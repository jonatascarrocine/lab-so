==> flow/design.v <==
module lcd_integrado (
    input  wire CLOCK_50,           
	 input wire [3:0] SW,
	 input wire [1:0] KEY,
    output wire [7:0] LCD_DATA,     
    output wire LCD_EN,             
    output wire LCD_RS,             
    output wire LCD_RW,             
    output wire LCD_ON,             
    output wire LCD_BLON,            
	 output reg EXEC_PROG,
	 output reg [3:0] LED_PROG
);
assign LCD_ON   = 1'b1;
assign LCD_BLON = 1'b1;
assign LCD_RW   = 1'b0;   
reg [7:0] message [0:11];
reg [7:0] msg2 [0:15];
reg [7:0] msg3 [0:12];
reg [7:0] msg4 [0:10];
reg [7:0] msg5 [0:13];
reg [7:0] msg6 [0:15];
initial begin
	 message[0]  = " ";    message[1]  = " ";	 message[2]  = " ";    message[3]  = "L";
    message[4]  = "a";    message[5]  = "b";    message[6]  = " ";    message[7]  = "d";
    message[8]  = "e";    message[9]  = " ";    message[10]  = "S";	 message[11]  = "O";
	 msg2[0] = " ";	 msg2[1] = " ";	 msg2[2] = " ";	 msg2[3] = "J";    msg2[4] = "o";
    msg2[5] = "n";    msg2[6] = "a";    msg2[7] = "t";	 msg2[8] = "a";	 msg2[9] = "s";
	 msg2[10] = " ";	 msg2[11] = "-";	 msg2[12] = ">";	 msg2[13] = "S";	 msg2[14] = "W";
	 msg2[15] = "0";
    msg3[0] = " ";    msg3[1] = " ";    msg3[2] = "1";    msg3[3] = " ";    msg3[4] = "-";
    msg3[5] = " ";    msg3[6] = "N";    msg3[7] = " ";    msg3[8] = "P";    msg3[9] = "R";
    msg3[10] = "E";	 msg3[11] = "M";	 msg3[12] = "P";
    msg4[0] = " ";    msg4[1] = " ";    msg4[2] = "2";    msg4[3] = " ";    msg4[4] = "-";
    msg4[5] = " ";    msg4[6] = "P";    msg4[7] = "R";    msg4[8] = "E";    msg4[9] = "M";
    msg4[10] = "P";
    msg5[0] = "S";    msg5[1] = "e";    msg5[2] = "l";    msg5[3] = "e";    msg5[4] = "c";
    msg5[5] = "i";    msg5[6] = "o";    msg5[7] = "n";    msg5[8] = "e";    msg5[9] = " ";
    msg5[10] = "P"; 	 msg5[11] = "r";	msg5[12] = "o"; 	 msg5[13] = "g";
    msg6[0] = "E";    msg6[1] = "x";    msg6[2] = "e";    msg6[3] = "c";    msg6[4] = "u";
    msg6[5] = "t";    msg6[6] = "a";    msg6[7] = "n";    msg6[8] = "d";    msg6[9] = "o";
    msg6[10] = " "; 	 msg6[11] = "P";	 msg6[12] = "r"; 	 msg6[13] = "o";   msg6[14] = "g";
	 msg6[15] = "s";
end
reg [20:0] counter;
always @(posedge CLOCK_50)
    counter <= counter + 1;
wire enable_pulse = (counter == 21'd0);
reg [6:0] state = 0;
reg [4:0] char_index = 0;  
reg [7:0] lcd_data_reg;
reg       lcd_rs_reg;
reg       lcd_en_reg;
assign LCD_DATA = lcd_data_reg;
assign LCD_RS   = lcd_rs_reg;
assign LCD_EN   = lcd_en_reg;
always @(posedge CLOCK_50) begin
    if (enable_pulse) begin
        case (state)
            0: begin
                lcd_data_reg <= 8'h38;  
                lcd_rs_reg   <= 0;
                lcd_en_reg   <= 1;
                state <= 1;
            end
            1: begin lcd_en_reg <= 0; state <= 2; end
            2: begin
                lcd_data_reg <= 8'h0C;  
                lcd_rs_reg   <= 0; lcd_en_reg   <= 1;
                state <= 3;
            end
            3: begin lcd_en_reg <= 0; state <= 4; end
            4: begin
                lcd_data_reg <= 8'h01;  
                lcd_rs_reg   <= 0; lcd_en_reg   <= 1;
                state <= 5;
            end
            5: begin lcd_en_reg <= 0; char_index <= 0; state <= 6; end
            6: begin
                lcd_data_reg <= message[char_index];  
                lcd_rs_reg   <= 1; lcd_en_reg   <= 1;
                state <= 7;
            end
            7: begin
                lcd_en_reg <= 0;
                if (char_index == 11)
                    state <= 8;   
                else begin
                    char_index <= char_index + 1;
                    state <= 6;
                end
            end
            8: begin
                lcd_data_reg <= 8'hC0;  
                lcd_rs_reg   <= 0;
                lcd_en_reg   <= 1;
                state <= 9;
            end
            9: begin lcd_en_reg <= 0; char_index <= 0; state <= 10; end
            10: begin
                lcd_data_reg <= msg2[char_index];
                lcd_rs_reg   <= 1;
                lcd_en_reg   <= 1;
                state <= 11;
            end
            11: begin
                lcd_en_reg <= 0;
                if (char_index == 15)
                    state <= 12;  
                else begin
                    char_index <= char_index + 1;
                    state <= 10;
                end
            end
            12: begin
                lcd_en_reg <= 0;
                lcd_rs_reg <= 0;
                lcd_data_reg <= 8'h00;
					 if (SW[0] == 1 && KEY[0]==1)
							state <= 13;  
            end
            13: begin
					lcd_data_reg <= 8'h01;
					lcd_rs_reg <= 0;
					lcd_en_reg <= 1;
					state <= 14;
				end
            14: begin
					lcd_en_reg <= 0;
					char_index <= 0;
					state <= 15;
				end
            15: begin
					lcd_data_reg <= msg3[char_index];
					lcd_rs_reg <= 1;
					lcd_en_reg <= 1;
					state <= 16;
				end
            16: begin
                lcd_en_reg <= 0;
                if (char_index == 12) state <= 17;
                else begin char_index <= char_index + 1; state <= 15; end
            end
            17: begin
                lcd_data_reg <= 8'hC0;  
                lcd_rs_reg   <= 0; lcd_en_reg   <= 1; state <= 18;
            end
            18: begin lcd_en_reg <= 0; char_index <= 0; state <= 19; end
            19: begin
                lcd_data_reg <= msg4[char_index];
                lcd_rs_reg   <= 1;
                lcd_en_reg   <= 1;
                state <= 20;
            end
            20: begin
                lcd_en_reg <= 0;
                if (char_index == 10)
                    state <= 21;  
                else begin
                    char_index <= char_index + 1;
                    state <= 19;
                end
            end
            21: begin
                lcd_en_reg <= 0;
                lcd_rs_reg <= 0;
                lcd_data_reg <= 8'h00;
					 if (SW[0] == 1 && KEY[0]==1)
							state <= 22;  
					 if (SW[1] == 1 && KEY[0]==1)
							state <= 27;  
            end
            22: begin
					lcd_data_reg <= 8'h01;
					lcd_rs_reg <= 0; lcd_en_reg <= 1;
					state <= 23;
				end
            23: begin
					lcd_en_reg <= 0; char_index <= 0;
					state <= 24;
				end
            24: begin
					lcd_data_reg <= msg5[char_index];
					lcd_rs_reg <= 1;
					lcd_en_reg <= 1;
					state <= 25;
				end
            25: begin
                lcd_en_reg <= 0;
                if (char_index == 13) state <= 26;  
                else begin char_index <= char_index + 1; state <= 24; end
            end
            26: begin
                lcd_en_reg <= 0;
                lcd_rs_reg <= 0;
                lcd_data_reg <= 8'h00;
					 if (SW[0] == 1 && KEY[0]==1) begin
							EXEC_PROG <= 1;  
							LED_PROG <= 4'b0001;
					 end
					 if (SW[3] == 1 && KEY[0]==1)
							state <= 13;  
            end
            27: begin
					lcd_data_reg <= 8'h01;
					lcd_rs_reg <= 0; lcd_en_reg <= 1;
					state <= 28;
				end
            28: begin
					lcd_en_reg <= 0; char_index <= 0;
					state <= 29;
				end
            29: begin
					lcd_data_reg <= msg6[char_index];
					lcd_rs_reg <= 1;
					lcd_en_reg <= 1;
					state <= 30;
				end
            30: begin
                lcd_en_reg <= 0;
                if (char_index == 15) state <= 31;  
                else begin char_index <= char_index + 1; state <= 29; end
            end
            31: begin
                lcd_en_reg <= 0;
                lcd_rs_reg <= 0;
                lcd_data_reg <= 8'h00;
					 if (SW[3] == 1 && KEY[0]==1)
							state <= 13;  
            end
            default: state <= 0;
        endcase
    end
end
endmodule
== Step by step through the tools: lcd_integrado ==
What the tools print for lcd_integrado, step after step.
Lines are those of the file above, counted from 1.
Library cell names are shortened.
A cell with n/a has no value.

* Top: lcd_integrado
* Clock port: CLOCK_50
* Standard-cell library: sky130hd
* Corner: tt_025C_1v80

== After elaboration ==
Yosys after proc, flatten, opt, wreduce and memory -nomap, before mapping. Memory bits, and registers merged into a memory's read port (data or address), are not among the register bits. Print and check cells are not counted.
Memory sizes are those after Yosys's memory passes, which may raise the word count (mostly to a power of two), join words into wider ones and drop unused or constant bits.

* Input port bits: 7
* Bits in registers: 43
* Bits in read-only memories: 574
* Memories kept: 6

* Mux-type cells: 20
* Reduce/logical cells: 24
* Equality and inequality tests: 44
* Add/subtract/negate cells: 2

{| class="wikitable"
|+ Memory list
! name !! depth !! bits a word !! rd ports !! write ports !! RTL line !! source
|-
| msg2 || 16 || 7 || 1 || 0 || 18 || <nowiki>reg [7:0] msg2 [0:15];</nowiki>
|-
| msg6 || 16 || 7 || 1 || 0 || 22 || <nowiki>reg [7:0] msg6 [0:15];</nowiki>
|-
| msg5 || 14 || 7 || 1 || 0 || 21 || <nowiki>reg [7:0] msg5 [0:13];</nowiki>
|-
| msg3 || 13 || 7 || 1 || 0 || 19 || <nowiki>reg [7:0] msg3 [0:12];</nowiki>
|-
| message || 12 || 7 || 1 || 0 || 17 || <nowiki>reg [7:0] message [0:11];</nowiki>
|-
| msg4 || 11 || 7 || 1 || 0 || 20 || <nowiki>reg [7:0] msg4 [0:10];</nowiki>
|}

{| class="wikitable"
|+ Operators by type and width
! kind !! count
|-
| 7-bit parallel mux with 31-bit select || 1
|-
| 7-bit by 5-bit equality test with 1-bit output with constant B || 16
|-
| 8-bit parallel mux with 11-bit select || 1
|-
| 7-bit by 4-bit equality test with 1-bit output with constant B || 8
|-
| 5-bit parallel mux with 6-bit select || 1
|-
| 5-bit two-way mux || 6
|-
| 7-bit by 3-bit equality test with 1-bit output with constant B || 4
|-
| 7-bit two-way mux || 4
|-
| 5-bit by 4-bit equality test with 1-bit output with constant B || 5
|-
| 21-bit by 1-bit adder with 21-bit output with constant B || 1
|-
| 21-bit zero test || 1
|-
| 18-bit OR reduction || 1
|-
| 14-bit OR reduction || 1
|-
| 7-bit by 2-bit equality test with 1-bit output with constant B || 2
|-
| 12-bit OR reduction || 1
|-
| 2-bit != test with constant B || 6
|-
| 6-bit OR reduction || 2
|-
| 11-bit nonzero test || 1
|-
| 4-bit OR reduction || 2
|-
| 7-bit by 1-bit equality test with 1-bit output with constant B || 1
|-
| 7-bit zero test || 1
|-
| 7-bit AND reduction || 1
|-
| 7-bit nonzero test || 1
|-
| 2-bit AND reduction || 3
|-
| 2-bit OR reduction || 3
|-
| 3-bit two-way mux || 2
|-
| 5-bit by 1-bit adder with 5-bit output with constant B || 1
|-
| 2-bit nonzero test || 2
|}

Not listed: further kinds 7, cells in them 11.

== Logic depth ==
Yosys ltp: most cells in a row. Word level: on the elaborated netlist, between registers, memories and ports. Mapped: between sequential cells and ports; inverters and the memories' decode and read muxes count.

* Depth after elaboration: 4
* ABC_AREA: 0
* Gate-level depth with buffers: 9
* Depth with buffers taken out: 8

== Netlist ==
The flow's flattened synthesis, as Yosys stat reports it; memories are mapped. The netlist is that of the ABC_AREA named above (0 if unset); the other value can give another one.

{| class="wikitable"
|+ Cells by type
! type !! count
|-
| edfxtp_1 || 20
|-
| dfxtp_1 || 21
|-
| xnor2_1 || 19
|-
| ha_1 || 13
|-
| nand2_1 || 37
|-
| buf_4 || 17
|-
| o21ai_0 || 24
|-
| nor2_1 || 29
|-
| nand2b_1 || 17
|-
| a21oi_1 || 21
|-
| buf_2 || 20
|-
| nand3_1 || 18
|-
| nand4_1 || 13
|-
| nor2b_1 || 12
|-
| o22ai_1 || 10
|-
| a31oi_1 || 9
|-
| nor3_1 || 11
|-
| o211ai_1 || 6
|}

Other cell types: 59; their cells: 133.

* Cells in the netlist: 450
* Flip-flop cells: 41
* Sequential area: 1021.0 um^2
* Buffer cells: 42
* Mapped area: 3644.7 um^2

== Path before layout ==
Path of least setup slack by OpenSTA after synthesis, without wires, with an ideal clock, recovery checks aside; 20% of the period is set as input and as output delay. Where synthesis merged equal registers, the netlist keeps one of their names.

* Path kind: flip-flop to flip-flop
* Start point: register char_index[0]
* End point: register char_index[0]
* Delay of the path: 2609 ps
* Period: 2410 ps
* Arrival: 2228 ps
* Setup slack: -199 ps
* Driving pins on the path: 9
* Buffers on the path: 1
* Library setup time: 381 ps
* Launch time at the first pin: 0 ps
* Synthesis period reached: 2609 ps

"delay of the path" is the arrival time less input delay plus setup time.
"driving pins on the path" counts driving pins, that of a launching flip-flop among them; a cell with two outputs on the path counts twice.
"synthesis period reached" = period - worst setup slack (recovery checks aside). The figure is calculated, with input and output delays left at 20% of the set period.
Between the ends stands the longest chain of elaborated cells between them, by number of cells; it is not shown to be the way that was timed. Of several equally long chains one is given.
Each line given opens the expression or statement behind the cell; cells for indexed reads and writes are added by Yosys, which also makes memories of some case tables.
A register here has more assigning lines than the two given.
The path ends at the enable pin of a flip-flop; only ways to that pin are counted.

* Cells stage by stage: edfxtp_1 -> clkbuf_1 -> inv_1 -> ha_1 -> and4bb_1 -> nand4_1 -> o21ai_0 -> nand2b_1 -> nor4_1
* Length of the longest elaborated chain: 3

{| class="wikitable"
|+ RTL lines, path after synthesis
! item !! RTL line !! source
|-
| start: declaration || 50 || <nowiki>reg [4:0] char_index = 0;</nowiki>
|-
| start: assignment || 89 || <nowiki>char_index <= char_index + 1;</nowiki>
|-
| start: assignment || 111 || <nowiki>char_index <= char_index + 1;</nowiki>
|-
| 5-bit by 4-bit equality test with 1-bit output || 221 || <nowiki>if (char_index == 15) state <= 31;</nowiki>
|-
| 2-bit != test || n/a ||
|-
| 7-bit AND reduction || n/a ||
|-
| end: assignment || 111 ||
|-
| end: assignment || 160 || <nowiki>char_index <= char_index + 1;</nowiki>
|-
| end: declaration || 50 ||
|}

== Timing after layout ==
Path of least setup slack in the final report of flow run 1 (OpenROAD, finished layout, wires in). Where an end is a register, its clock arrival counts in the times.
The report prints the path's times to 10 ps; the period is as set.

* Path kind: flip-flop to flip-flop
* Start point: register char_index[0]
* End point: register lcd_data_reg[2]
* Period: 3320 ps
* Setup slack: 670 ps
* Library setup time: 250 ps
* Arrival: 2700 ps
* Buffers on the path: 0
* Driving pins on the path: 8
* Launch time at the first pin: 300 ps

Between the ends stands the longest chain of elaborated cells between them, by number of cells; it is not shown to be the way that was timed. Of several equally long chains one is given.
A memory read counts as a cell of the chain, while the word-level depth stops at memories.
A register here has more assigning lines than the two given.

* Cells stage by stage: edfxtp_1 -> inv_1 -> ha_1 -> nor2_2 -> nand2_1 -> a31oi_1 -> o22ai_1 -> or4_1
* Length of the longest elaborated chain: 2

{| class="wikitable"
|+ RTL lines, path after layout
! item !! RTL line !! source
|-
| start: declaration || 50 || <nowiki>reg [4:0] char_index = 0;</nowiki>
|-
| start: assignment || 89 || <nowiki>char_index <= char_index + 1;</nowiki>
|-
| start: assignment || 111 || <nowiki>char_index <= char_index + 1;</nowiki>
|-
| memory read 16 x 7 bit || 22 || <nowiki>reg [7:0] msg6 [0:15];</nowiki>
|-
| 8-bit parallel mux with 11-bit select || 59 || <nowiki>case (state)</nowiki>
|-
| end: assignment || 80 || <nowiki>lcd_data_reg <= message[char_index];</nowiki>
|-
| end: assignment || 101 || <nowiki>lcd_data_reg <= msg2[char_index];</nowiki>
|-
| end: declaration || 51 || <nowiki>reg [7:0] lcd_data_reg;</nowiki>
|}

==> results <==
Stored flow runs of lcd_integrado (2 of them; Yosys, OpenROAD, sky130hd). They differ in their settings and are not a sequence. Constraints: input delay and output delay 20% of the set period each, output load 0.01 pF.
"achieved clock period" means the clock period less the worst setup slack. The figure is calculated, with input and output delays left at 20% of the set period.
"worst path time": the worst setup path's part of the clock period (all of it between registers, 20% less for each end at a port) less its slack. A launch clock that arrives late makes it longer, a capture clock that arrives late makes it shorter.
"total power of the final layout" is the tool's figure for a default switching activity; nothing was simulated.
"worst path time" is known to 10 ps.

=== Flow run 1 ===
{| class="wikitable"
! Setting !! Value
|-
| period_ns || 3.32
|-
| CORE_UTILIZATION || 72
|-
| SETUP_SLACK_MARGIN || 0.32
|-
| PLACE_DENSITY_LB_ADDON || 0.15
|-
| CELL_PAD_IN_SITES_GLOBAL_PLACEMENT || 0
|-
| ABC_AREA || 0
|-
| CTS_CLUSTER_SIZE || 82
|-
| SLEW_MARGIN || 15
|-
| MAX_ROUTING_LAYER || met5
|-
| CAP_MARGIN || 20
|-
| CORE_MARGIN || 2
|-
! Result !! Value
|-
| Chip area after synthesis (Yosys) || 3644.7 um^2
|-
| Standard-cell area of the final layout || 3856.2 um^2
|-
| Die outline area || 5647.5 um^2
|-
| Achieved clock period || 2646 ps
|-
| Setup TNS || 0 ps
|-
| Total power of the final layout || 0.0009327 W
|-
| Worst setup slack after layout || 674 ps
|-
| Worst path time || 2650 ps
|-
| Worst setup path type || flip-flop to flip-flop
|-
| Post-layout utilization || 80.1 %
|-
| Smallest hold slack || 483 ps
|}

=== Flow run 2 ===
{| class="wikitable"
! Setting !! Value
|-
| period_ns || 3.87
|-
| CAP_MARGIN || 20
|-
| CORE_MARGIN || 2
|-
| CORE_UTILIZATION || 40
|-
| SLEW_MARGIN || 20
|-
! Result !! Value
|-
| Achieved clock period || 2929 ps
|-
| Standard-cell area of the final layout || 3848.7 um^2
|-
| Setup TNS || 0 ps
|-
| Total power of the final layout || 0.0007441 W
|-
| Worst path time || 2930 ps
|-
| Worst setup path type || flip-flop to flip-flop
|-
| Die outline area || 9891.3 um^2
|-
| Worst setup slack after layout || 941 ps
|-
| Chip area after synthesis (Yosys) || 3644.7 um^2
|-
| Post-layout utilization || 43.9 %
|-
| Smallest hold slack || 467 ps
|}
